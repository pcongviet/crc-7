==> flow/design.v <==
`timescale 1ns / 1ps
module CRC_Decoder(
    input CLK,
    input reset,
    input en_data,
    input [22:0] DATA_IN,
    output [15:0] DATA_OUT,
    output check_error
    );
	 wire EN_CHECK;
	 Counter_2 IC3 (.clk(CLK),.reset(reset),.en_data(en_data),.en_check(EN_CHECK));
	 decode IC4(.clk(CLK),.reset(reset),.en_data(en_data),.en_check(EN_CHECK),.data_in(DATA_IN),.data_out(DATA_OUT),.check_error(check_error));
endmodule
`timescale 1ns / 1ps
module Counter_2(
	 input clk,
	 input reset,
	 input en_data,
	 output reg en_check
	 );
	 reg [3:0] cnt;
	 initial begin
	 en_check<=1'b1;
	 end
	 always @ (posedge clk)
	 begin
	 if(reset)
	 begin
	 cnt<=4'b0;
	 en_check<=1'b0;
	 end
	 else
	 if(en_data ==1'b1)
		begin
		cnt<=4'b0;
		en_check<=1'b1;
		end
	 else
		if(cnt==4'b1111)
			en_check<=1'b0;
		else
			begin
			en_check<=1'b1;
			cnt<=cnt+1'b1;
			end
	end
endmodule
module decode(
	 input clk,
	 input reset,
	 input en_data,
	 input en_check,
	 input [22:0] data_in,
	 output reg [15:0] data_out,
	 output reg check_error
	 );
	 reg [7:0] CRC;
	 reg [7:0] CRCcal;
	 reg [14:0] data_in_CRC;
	 initial begin
	 CRC<=8'b10001001;
	 end
	 always @(posedge clk)
	 begin
	 if(reset) begin
		data_out <=16'b0;
		CRCcal<=8'b0;
		check_error<=1'b0;
		data_in_CRC<=15'b0;
	 end
	 else
		if(en_data ==1'b1)
			begin
			data_in_CRC<=data_in[14:0];
			CRCcal<=data_in[22:15];
			data_out <=16'b0;	
			check_error<=1'b0;			
			end
		else
			if(en_check==1'b0)
				if(CRCcal==8'b0)
					begin
					data_out<=data_in[22:7];
					check_error<=1'b0;
					end
				else
					begin
					data_out<=16'b0;
					check_error<=1'b1;
					end
			else
				if(CRCcal[7] ==1'b1)
					begin
					CRCcal<={CRCcal[6:0]^CRC[6:0],data_in_CRC[14]};
					data_in_CRC<=data_in_CRC<<1;
					end
				else
					begin
					CRCcal<={CRCcal[6:0],data_in_CRC[14]};
					data_in_CRC<=data_in_CRC<<1;
					end		
	 end
endmodule
Reports on CRC_Decoder
What the tools print for CRC_Decoder, step after step.
Lines are those of the file above, counted from 1.
Library cell names are shortened.
{"block": "setup", "design": "CRC_Decoder", "clock": "CLK", "library": "sky130hd", "lib_corner": "tt_025C_1v80"}

Word-level counts
Source: Yosys, flattened and elaborated, memories not mapped. Widths are those after wreduce. Registers that Yosys merges into a memory's read port (data or address) are not register bits. Print and check cells do not count. Equal cells are merged and count once.
{"block": "op_classes", "addsub": 1, "n_eq": 1, "mux": 9, "logic": 1, "n_reduce_logical": 3}
{"block": "op_table", "cell": "2-to-1 mux 15 bit", "n": 2}
{"block": "op_table", "cell": "2-to-1 mux 16 bit", "n": 1}
{"block": "op_table", "cell": "2-to-1 mux 8 bit", "n": 2}
{"block": "op_table", "cell": "zero test 8 bit", "n": 1}
{"block": "op_table", "cell": "2-to-1 mux 5 bit", "n": 1}
{"block": "op_table", "cell": "adder 4 x 1 -> 4 bit (second input constant)", "n": 1}
{"block": "op_table", "cell": "== test 4 bit (second input constant)", "n": 1}
{"block": "op_table", "cell": "2-to-1 mux 1 bit", "n": 3}
{"block": "op_table", "cell": "NOT 2 bit", "n": 1}
{"block": "op_table", "cell": "nonzero test 2 bit", "n": 1}
{"block": "op_table", "cell": "OR reduction 2 bit", "n": 1}
{"block": "word_totals", "ff_bits": 45, "inputBits": 26}

Longest topological paths
Depth = most cells in a row (Yosys ltp): at word level without a register or memory, in the mapped netlist without a sequential cell, where the memories' decode and read muxes count.
{"block": "depth", "ltp_word": 4, "abc_area": 0, "depth_mapped": 6}

Netlist
The flow's flattened synthesis, as Yosys stat reports it; memories are mapped. The netlist is that of the ABC_AREA named above (0 if unset); the other value can give another one.
{"block": "types", "cell": "dfxtp_1", "n": 45, "area_total_um2": 900.864}
{"block": "types", "cell": "mux2_2", "n": 20, "area_total_um2": 225.216}
{"block": "types", "cell": "mux2i_1", "n": 21, "area_total_um2": 210.202}
{"block": "types", "cell": "nand3_1", "n": 29, "area_total_um2": 145.139}
{"block": "types", "cell": "nor2_1", "n": 27, "area_total_um2": 101.347}
{"block": "types", "cell": "o21ai_2", "n": 10, "area_total_um2": 87.584}
{"block": "types", "cell": "nor4_4", "n": 2, "area_total_um2": 42.541}
{"block": "types", "cell": "buf_2", "n": 7, "area_total_um2": 35.034}
{"block": "types", "cell": "o21ai_0", "n": 7, "area_total_um2": 35.034}
{"block": "types", "cell": "buf_6", "n": 3, "area_total_um2": 33.782}
{"block": "types", "cell": "xnor2_1", "n": 3, "area_total_um2": 26.275}
{"block": "types", "cell": "nand3b_1", "n": 3, "area_total_um2": 22.522}
{"block": "types", "cell": "a21oi_1", "n": 4, "area_total_um2": 20.019}
{"block": "types", "cell": "a211o_1", "n": 2, "area_total_um2": 17.517}
{"block": "types", "cell": "buf_4", "n": 2, "area_total_um2": 15.014}
{"block": "types", "cell": "clkbuf_1", "n": 4, "area_total_um2": 15.014}
{"block": "types", "cell": "a31oi_1", "n": 2, "area_total_um2": 12.512}
{"block": "types", "cell": "ha_1", "n": 1, "area_total_um2": 12.512}
Other cell types: 9; their cells: 12.
{"block": "mapped", "cell_count": 204, "yosys_area_um2": 2021.9, "seqArea_um2": 900.9, "ffs": 45, "buf_cells": 16}
The figures by module come from a second, unflattened synthesis with its own total; it is not the netlist above.
{"block": "unflattened", "cells_unflattened": 205, "hier_area_um2": 2005.7}
Each row is one instance without its submodules.
{"block": "by_module", "mod": "decode", "instances": 1, "n_cells": 183, "area_um2": 1774.2}
{"block": "by_module", "mod": "Counter_2", "instances": 1, "n_cells": 22, "area_um2": 231.5}
{"block": "by_module", "mod": "CRC_Decoder", "instances": 1, "n_cells": 0, "area_um2": 0.0}

Timing after synthesis
OpenSTA on the mapped netlist: ideal clock, no wires. The path of least setup slack (recovery checks aside). Input and output delay are each 20% of the period. Register names are those of the netlist, which keeps one name where synthesis merged equal registers.
{"block": "synth_path", "path_kind": "reg2reg", "from": "reg IC3.en_check", "to": "reg IC4.CRCcal[7]", "tclk_ns": 1.72, "setup_time_ns": 0.128, "launch_ns": 0.000, "arrival_ns": 1.105, "required_time_ns": 1.592, "setup_slack_ns": 0.488, "delay_ns": 1.233, "stages": 6, "path_buffers": 2, "synth_period_reached_ns": 1.232}
"delay_ns" is the arrival time less input delay plus setup time.
"stages": output pins that drive a net of the path, with the launching flip-flop's if there is one; two outputs of one cell count as two.
"synth_period_reached_ns" is the clock period less the worst setup slack; recovery checks do not enter. This is arithmetic on one report: input and output delays are still those of the set period (20% each).
The rows between start and end are the longest chain of elaborated cells between them; the timing report does not say that the signal goes this way. Where chains are equally long, one stands for them.
A line is the first line of the expression or statement that the cell stems from. Yosys adds cells for indexed reads and writes and turns some case tables into memories.
At most two assigning lines are given for a register; there are more.
{"block": "synth_between", "path_cell_list": "dfxtp_1 -> buf_2 -> buf_6 -> mux2_2 -> mux2i_1 -> nor2_1", "elab_chain_len": 2}
{"block": "synth_rtl", "item": "from (decl)", "line_no": 19, "rtl": "output reg en_check"}
{"block": "synth_rtl", "item": "from (assign)", "line_no": 30, "rtl": "en_check<=1'b0;"}
{"block": "synth_rtl", "item": "from (assign)", "line_no": 36, "rtl": "en_check<=1'b1;"}
{"block": "synth_rtl", "item": "2-to-1 mux 8 bit", "line_no": 80, "rtl": "if(en_check==1'b0)"}
{"block": "synth_rtl", "item": "2-to-1 mux 8 bit", "line_no": 72, "rtl": "if(en_data ==1'b1)"}
{"block": "synth_rtl", "item": "to (assign)", "line_no": 75, "rtl": "CRCcal<=data_in[22:15];"}
{"block": "synth_rtl", "item": "to (assign)", "line_no": 94, "rtl": "CRCcal<={CRCcal[6:0]^CRC[6:0],data_in_CRC[14]};"}
{"block": "synth_rtl", "item": "to (decl)", "line_no": 58, "rtl": "reg [7:0] CRCcal;"}

Worst path after layout
From the final timing report of entry A: the path of least setup slack in the routed layout; clock arrival at registers is part of the times.
{"block": "layout_path", "path_kind": "reg2out", "from": "reg IC4.data_out[15]", "to": "out DATA_OUT[15]", "tclk_ns": 1.57, "output_delay_ns": 0.31, "launch_ns": 0.30, "arrival_ns": 1.20, "required_time_ns": 1.26, "setup_slack_ns": 0.06, "stages": 2, "path_buffers": 1}
At most two assigning lines are given for a register; there are more.
{"block": "layout_between", "path_cell_list": "dfxtp_1 -> clkdlybuf4s50_1", "elab_chain_len": 0}
{"block": "layout_rtl", "item": "from (decl)", "line_no": 54, "rtl": "output reg [15:0] data_out,"}
{"block": "layout_rtl", "item": "from (assign)", "line_no": 66, "rtl": "data_out <=16'b0;"}
{"block": "layout_rtl", "item": "from (assign)", "line_no": 83, "rtl": "data_out<=data_in[22:7];"}
{"block": "layout_rtl", "item": "to (decl)", "line_no": 7, "rtl": "output [15:0] DATA_OUT,"}

Subject: CRC_Decoder on sky130hd, stored results

Hello all,

2 stored runs of CRC_Decoder in the flow (synthesis by Yosys, layout by OpenROAD, sky130hd cells), in arbitrary order. Constraints: input delay and output delay 20% of the set period each, output load 0.01 pF.
"period_reached_ns": clock period set for the run, less the worst setup slack. It is reckoned from that one timing run; input and output delays stay at 20% of the period that was set.
"critical_path_time_ns" is the time allowed to the run's worst setup path (the clock period less input and output delay, where it has them) less its slack. Clock arrival times count: a late capture clock shortens it, a late launch clock lengthens it.
"total_power_mw" rests on the timing tool's default activity at the inputs, not on a simulated workload.

{"run": "entry A", "settings": { "period_ns": 1.57, "CORE_UTILIZATION": 23, "PLACE_DENSITY_LB_ADDON": 0.08, "CORE_ASPECT_RATIO": 1.03, "CELL_PAD_IN_SITES_GLOBAL_PLACEMENT": 0, "CELL_PAD_IN_SITES_DETAIL_PLACEMENT": 2, "GPL_TIMING_DRIVEN": 1, "CTS_CLUSTER_SIZE": 61, "CTS_CLUSTER_DIAMETER": 294, "CAP_MARGIN": 0, "MAX_ROUTING_LAYER": "met4", "CORE_MARGIN": 2, "SLEW_MARGIN": 20 }, "results": { "setupTns_ns": 0.000, "ws_hold_ns": 0.476, "yosys_chip_area_um2": 2021.9, "period_reached_ns": 1.512, "post_route_util_pct": 32.7, "total_power_mw": 2.659, "timing.setup.ws_ns": 0.058, "final_stdcell_area_um2": 2782.7, "critical_path_time_ns": 1.20, "critical_path_kind": "reg2out", "final_die_area_um2": 9557.0 }}
{"run": "entry B", "settings": { "period_ns": 1.74, "CORE_UTILIZATION": 33, "SETUP_SLACK_MARGIN": 0.06, "PLACE_DENSITY_LB_ADDON": 0.07, "CELL_PAD_IN_SITES_DETAIL_PLACEMENT": 2, "ABC_AREA": 1, "GPL_ROUTABILITY_DRIVEN": 0, "SLEW_MARGIN": 15, "MIN_ROUTING_LAYER": "met2", "CAP_MARGIN": 20, "CORE_MARGIN": 2 }, "results": { "post_route_util_pct": 42.8, "setupTns_ns": 0.000, "period_reached_ns": 1.565, "final_stdcell_area_um2": 2671.3, "ws_hold_ns": 0.471, "final_die_area_um2": 6996.5, "total_power_mw": 2.106, "timing.setup.ws_ns": 0.175, "yosys_chip_area_um2": 2093.3, "critical_path_time_ns": 1.22, "critical_path_kind": "reg2out" }}

Thanks
