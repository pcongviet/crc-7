==> flow/design.v <==
`timescale 1ns / 1ps
module CRC_Encoder(
    input CLK,
    input reset,
    input en_data,
    input [15:0] DATA_IN,
    output [22:0] DATA_OUT,
    output [6:0] CRC_OUT,
    output CRC_Ready
    );
	 wire EN_CRC;
	 counter IC1(.clk(CLK),.reset(reset),.en_data(en_data),.en_crc(EN_CRC));
	 encode IC2(.clk(CLK),.reset(reset),.data_in(DATA_IN),.en_data(en_data),.en_crc(EN_CRC),.data_out(DATA_OUT),.crc_out(CRC_OUT),.crc_ready(CRC_Ready));
endmodule
`timescale 1ns / 1ps
module counter(
	 input clk,
	 input reset,
	 input en_data,
	 output reg en_crc
	 );
	 reg [3:0] cnt;
	 always @ (posedge clk)
	 begin
	 if(reset)
	 begin
	 cnt<=4'b0;
	 en_crc<=1'b0;
	 end
	 else
	 if(en_data ==1'b1)
		begin
		cnt<=4'b0;
		en_crc<=1'b1;
		end
	 else
		if(cnt==4'b1111)
			en_crc<=1'b0;
		else
			begin
			en_crc<=1'b1;
			cnt<=cnt+1'b1;
			end
	end
endmodule
`timescale 1ns / 1ps
module encode(
	 input clk,
	 input reset,
	 input [15:0] data_in,
	 input en_data,
	 input en_crc,
	 output reg [22:0] data_out,
	 output reg [6:0] crc_out,
	 output reg crc_ready
	 );
	 reg [7:0] CRC;
	 reg [7:0] CRCcal;
	 reg [14:0] data_in_CRC;
	 initial begin
	 CRC<=8'b10001001;
	 end
	 always @(posedge clk)
	 begin
	 if(reset) begin
		data_out <=23'b0;
		crc_out<=7'b0;
		CRCcal<=8'b0;
		crc_ready<=1'b0;
		data_in_CRC<=23'b0;
	 end
	 else
		if(en_data ==1'b1)
			begin
			data_in_CRC<={data_in[7:0],7'b0};
			CRCcal<=data_in[15:8];
			crc_out<=7'b0;
			crc_ready<=1'b0;	
			data_out <=23'b0; 
			end
		else
			if(en_crc==1'b0)
				begin
				crc_out<=CRCcal[7:1];
				data_out<={data_in,CRCcal[7:1]};
				crc_ready<=1'b1;
				end
			else
				if(CRCcal[7] ==1'b1)
					begin
					CRCcal<={CRCcal[6:0]^CRC[6:0],data_in_CRC[14]};
					data_in_CRC<=data_in_CRC<<1;
					end
				else
					begin
					CRCcal<={CRCcal[6:0],data_in_CRC[14]};
					data_in_CRC<=data_in_CRC<<1;
					end		
	 end
endmodule
* Reports on CRC_Encoder
What the tools print for CRC_Encoder, step after step.
Line numbers count from 1 in the design file above.
Library cell names are shortened.
Not given: n/a
- Top module :: CRC_Encoder
- Clock :: CLK
- Standard-cell library :: sky130hd
- Timing corner :: tt_025C_1v80

* Word level
Source: Yosys, flattened and elaborated, memories not mapped. Widths are those after wreduce. Registers that Yosys merges into a memory's read port (data or address) are not register bits. Print and check cells do not count. Equal cells are merged and count once.
- Register bits after elaboration :: 52
- Input bits :: 19
- $add $sub $neg :: 1
- Equal/unequal tests :: 1
- Muxes and demuxes :: 7
- Bitwise logic cells :: 1
- Reductions and logical operators :: 2
** Operators with widths (count)
- 2-to-1 mux 15 bit :: 2
- 2-to-1 mux 8 bit :: 2
- 2-to-1 mux 5 bit :: 1
- adder 4 x 1 -> 4 bit (second input constant) :: 1
- == test 4 bit (second input constant) :: 1
- inverter 2 bit :: 1
- nonzero test 2 bit :: 1
- OR reduction 2 bit :: 1
- 2-to-1 mux 1 bit :: 2

* Longest topological paths
Yosys ltp: most cells in a row. Word level: on the elaborated netlist, between registers, memories and ports. Mapped: between sequential cells and ports; inverters and the memories' decode and read muxes count.
- Depth after elaboration :: 4
- ABC_AREA :: 0
- Depth in mapped cells :: 5
- Depth with buffers taken out :: 3

* Netlist
The flow's flattened synthesis, as Yosys stat reports it; memories are mapped. The netlist is that of the ABC_AREA named above (0 if unset); the other value can give another one.
** Cell types
- dfxtp_1 :: count 45, area in all 900.864 sq um
- mux2i_1 :: count 36, area in all 360.346 sq um
- a211oi_1 :: count 14, area in all 105.101 sq um
- nor2_1 :: count 24, area in all 90.086 sq um
- nor2b_1 :: count 13, area in all 81.328 sq um
- buf_4 :: count 10, area in all 75.072 sq um
- buf_2 :: count 6, area in all 30.029 sq um
- buf_6 :: count 2, area in all 22.522 sq um
- a21oi_1 :: count 4, area in all 20.019 sq um
- or4b_1 :: count 2, area in all 20.019 sq um
- o221ai_1 :: count 2, area in all 17.517 sq um
- or3b_1 :: count 2, area in all 17.517 sq um
- xnor2_1 :: count 2, area in all 17.517 sq um
- nor3b_1 :: count 2, area in all 15.014 sq um
- ha_1 :: count 1, area in all 12.512 sq um
- mux2_2 :: count 1, area in all 11.261 sq um
- nand2_1 :: count 3, area in all 11.261 sq um
- and4b_1 :: count 1, area in all 10.01 sq um
Other cell types: 11; their cells: 11.
- Cells in the netlist :: 181
- Mapped area :: 1880.6 sq um
- Sequential area :: 900.9 sq um
- Flip-flops :: 45
- Buffers :: 20
The figures by module come from a second, unflattened synthesis with its own total; it is not the netlist above.
- Cell total of the unflattened synthesis :: 183
- Area (unflattened synthesis) :: 1891.8 sq um
Each row is one instance without its submodules.
** Modules
- encode :: instances 1, cells 161, area 1660.3 sq um, seq. area 800.8 sq um
- counter :: instances 1, cells 22, area 231.5 sq um, seq. area 100.1 sq um
- CRC_Encoder :: instances 1, cells 0, area 0.0 sq um, seq. area 0.0 sq um

* Path before layout
Source: OpenSTA report_checks on the synthesized netlist (no wires, ideal clock, input and output delay 20% of the period each), path of least setup slack; recovery checks are left aside. Register names are those of the netlist, which keeps one name where synthesis merged equal registers.
- Path type :: register to register
- Start point :: register IC1.cnt[0]
- End point :: register IC1.cnt[1]
- Period :: 1600 ps
- Data arrival time :: 1080 ps
- Path slack :: 399 ps
- Delay of the path :: 1201 ps
- Driving pins on the path :: 4
- Buffers on the path :: 0
- Synthesis period reached :: 1201 ps
"delay of the path" = arrival - input delay + setup time.
"driving pins on the path" counts driving pins, that of a launching flip-flop among them; a cell with two outputs on the path counts twice.
"synthesis period reached" = period - worst setup slack (recovery checks aside). The figure is calculated, with input and output delays left at 20% of the set period.
The rows between start and end are the longest chain of elaborated cells between them; the timing report does not say that the signal goes this way. Where chains are equally long, one stands for them.
Each line given opens the expression or statement behind the cell; cells for indexed reads and writes are added by Yosys, which also makes memories of some case tables.
At most two assigning lines are given for a register; there are more.
- Cell sequence :: dfxtp_1 -> ha_1 -> and3_1 -> mux2_2
- Cells in the longest elaborated chain :: 1
- Elaborated cells between the ends (all ways) :: 2
- RTL lines with such cells :: 2
- Classes of those cells :: add/sub: 1; eq/ne: 1
** Ends and longest elaborated chain, post-synthesis
- start: declaration :: line 22 : reg [3:0] cnt;
- start: assignment :: line 27 : cnt<=4'b0;
- start: assignment :: line 42 : cnt<=cnt+1'b1;
- adder 4 x 1 -> 4 bit :: line 42
- end: assignment :: line 33 : cnt<=4'b0;
- end: assignment :: line 42
- end: declaration :: line 22

* Worst path after layout
Path of least setup slack in the final report of run 1 (OpenROAD, finished layout, wires in). Where an end is a register, its clock arrival counts in the times.
The path's times are printed in steps of 10 ps; the period is the one set.
- Path type :: register to register
- Start point :: register IC1.cnt[0]
- End point :: register IC1.cnt[1]
- Period :: 1440 ps
- Data arrival time :: 1580 ps
- Path slack :: 130 ps
- Driving pins on the path :: 4
- Buffers on the path :: 0
The rows between start and end are the longest chain of elaborated cells between them; the timing report does not say that the signal goes this way. Where chains are equally long, one stands for them.
At most two assigning lines are given for a register; there are more.
- Cell sequence :: dfxtp_1 -> ha_1 -> and3_1 -> mux2_2
- Cells in the longest elaborated chain :: 1
- Elaborated cells between the ends (all ways) :: 2
- RTL lines with such cells :: 2
- Classes of those cells :: add/sub: 1; eq/ne: 1
** Ends and longest elaborated chain, after layout
- start: declaration :: line 22 : reg [3:0] cnt;
- start: assignment :: line 27 : cnt<=4'b0;
- start: assignment :: line 42 : cnt<=cnt+1'b1;
- adder 4 x 1 -> 4 bit :: line 42
- end: assignment :: line 33 : cnt<=4'b0;
- end: assignment :: line 42
- end: declaration :: line 22

Subject: CRC_Encoder on sky130hd, stored results

Hello all,

Below are 2 stored runs of the flow (Yosys, OpenROAD; platform sky130hd) on CRC_Encoder, each with its settings and what was measured, unordered. Constraints: input delay and output delay 20% of the set period each, output load 0.01 pF.
"period achieved" = clock period - worst setup slack. The figure is calculated, with input and output delays left at 20% of the set period.
"time of the worst setup path": the worst setup path's part of the clock period (all of it between registers, 20% less for each end at a port) less its slack. A launch clock that arrives late makes it longer, a capture clock that arrives late makes it shorter.
"power consumption" rests on the timing tool's default activity at the inputs, not on a simulated workload.
"time of the worst setup path" is known to 10 ps.

* Run 1
** Files
==> flow/run.sh <==
#!/bin/bash
# the make line also repeats the synthesis and layout settings of config.mk as NAME=value (left out here)
make -C /OpenROAD-flow-scripts/flow DESIGN_CONFIG=/design/flow/config.mk WORK_HOME=/design/flow/orfs CLKGATE_MAP_FILE= finish
==> flow/config.mk <==
export PLATFORM = sky130hd
export DESIGN_NAME = CRC_Encoder
export DESIGN_NICKNAME = CRC_Encoder
export VERILOG_FILES = /design/flow/design.v
export SDC_FILE = /design/flow/constraint.sdc
export NUM_CORES = 4
export LEC_CHECK = 0
export CAP_MARGIN = 20
export CORE_MARGIN = 2
export CORE_UTILIZATION = 59
export SLEW_MARGIN = 20
==> flow/constraint.sdc <==
create_clock -name core_clock -period 1.44 [get_ports {CLK}]
set_input_delay 0.2880 -clock core_clock [delete_from_list [all_inputs] [get_ports {CLK}]]
set_output_delay 0.2880 -clock core_clock [all_outputs]
set_load 0.01 [all_outputs]
** Results
- Full die area :: 3654.8 sq um
- Netlist area reported by Yosys :: 1880.6 sq um
- Setup slack of the worst path :: 133 ps
- Period achieved :: 1307 ps
- Smallest hold slack :: 449 ps
- Power consumption :: 2.614 mW
- Utilization :: 80.0%
- Summed negative setup slack :: 0 ps
- Time of the worst setup path :: 1310 ps
- Class of the worst setup path :: register to register
- Standard-cell area of the final layout :: 2441.1 sq um

* Run 2
** Files
==> flow/run.sh <==
#!/bin/bash
# the make line also repeats the synthesis and layout settings of config.mk as NAME=value (left out here)
make -C /OpenROAD-flow-scripts/flow DESIGN_CONFIG=/design/flow/config.mk WORK_HOME=/design/flow/orfs CLKGATE_MAP_FILE= finish
==> flow/config.mk <==
export PLATFORM = sky130hd
export DESIGN_NAME = CRC_Encoder
export DESIGN_NICKNAME = CRC_Encoder
export VERILOG_FILES = /design/flow/design.v
export SDC_FILE = /design/flow/constraint.sdc
export NUM_CORES = 4
export LEC_CHECK = 0
export ABC_AREA = 1
export CAP_MARGIN = 20
export CORE_MARGIN = 2
export CORE_UTILIZATION = 16
export CTS_CLUSTER_DIAMETER = 106
export GPL_TIMING_DRIVEN = 1
export PLACE_DENSITY_LB_ADDON = 0.09
export SLEW_MARGIN = 20
export TNS_END_PERCENT = 85
==> flow/constraint.sdc <==
create_clock -name core_clock -period 1.96 [get_ports {CLK}]
set_input_delay 0.3920 -clock core_clock [delete_from_list [all_inputs] [get_ports {CLK}]]
set_output_delay 0.3920 -clock core_clock [all_outputs]
set_load 0.01 [all_outputs]
** Results
- Full die area :: 12507.1 sq um
- Netlist area reported by Yosys :: 1860.5 sq um
- Setup slack of the worst path :: 372 ps
- Period achieved :: 1588 ps
- Smallest hold slack :: 463 ps
- Power consumption :: 2.066 mW
- Utilization :: 23.2%
- Summed negative setup slack :: 0 ps
- Time of the worst setup path :: 1200 ps
- Class of the worst setup path :: register to output
- Standard-cell area of the final layout :: 2635.0 sq um

Thanks
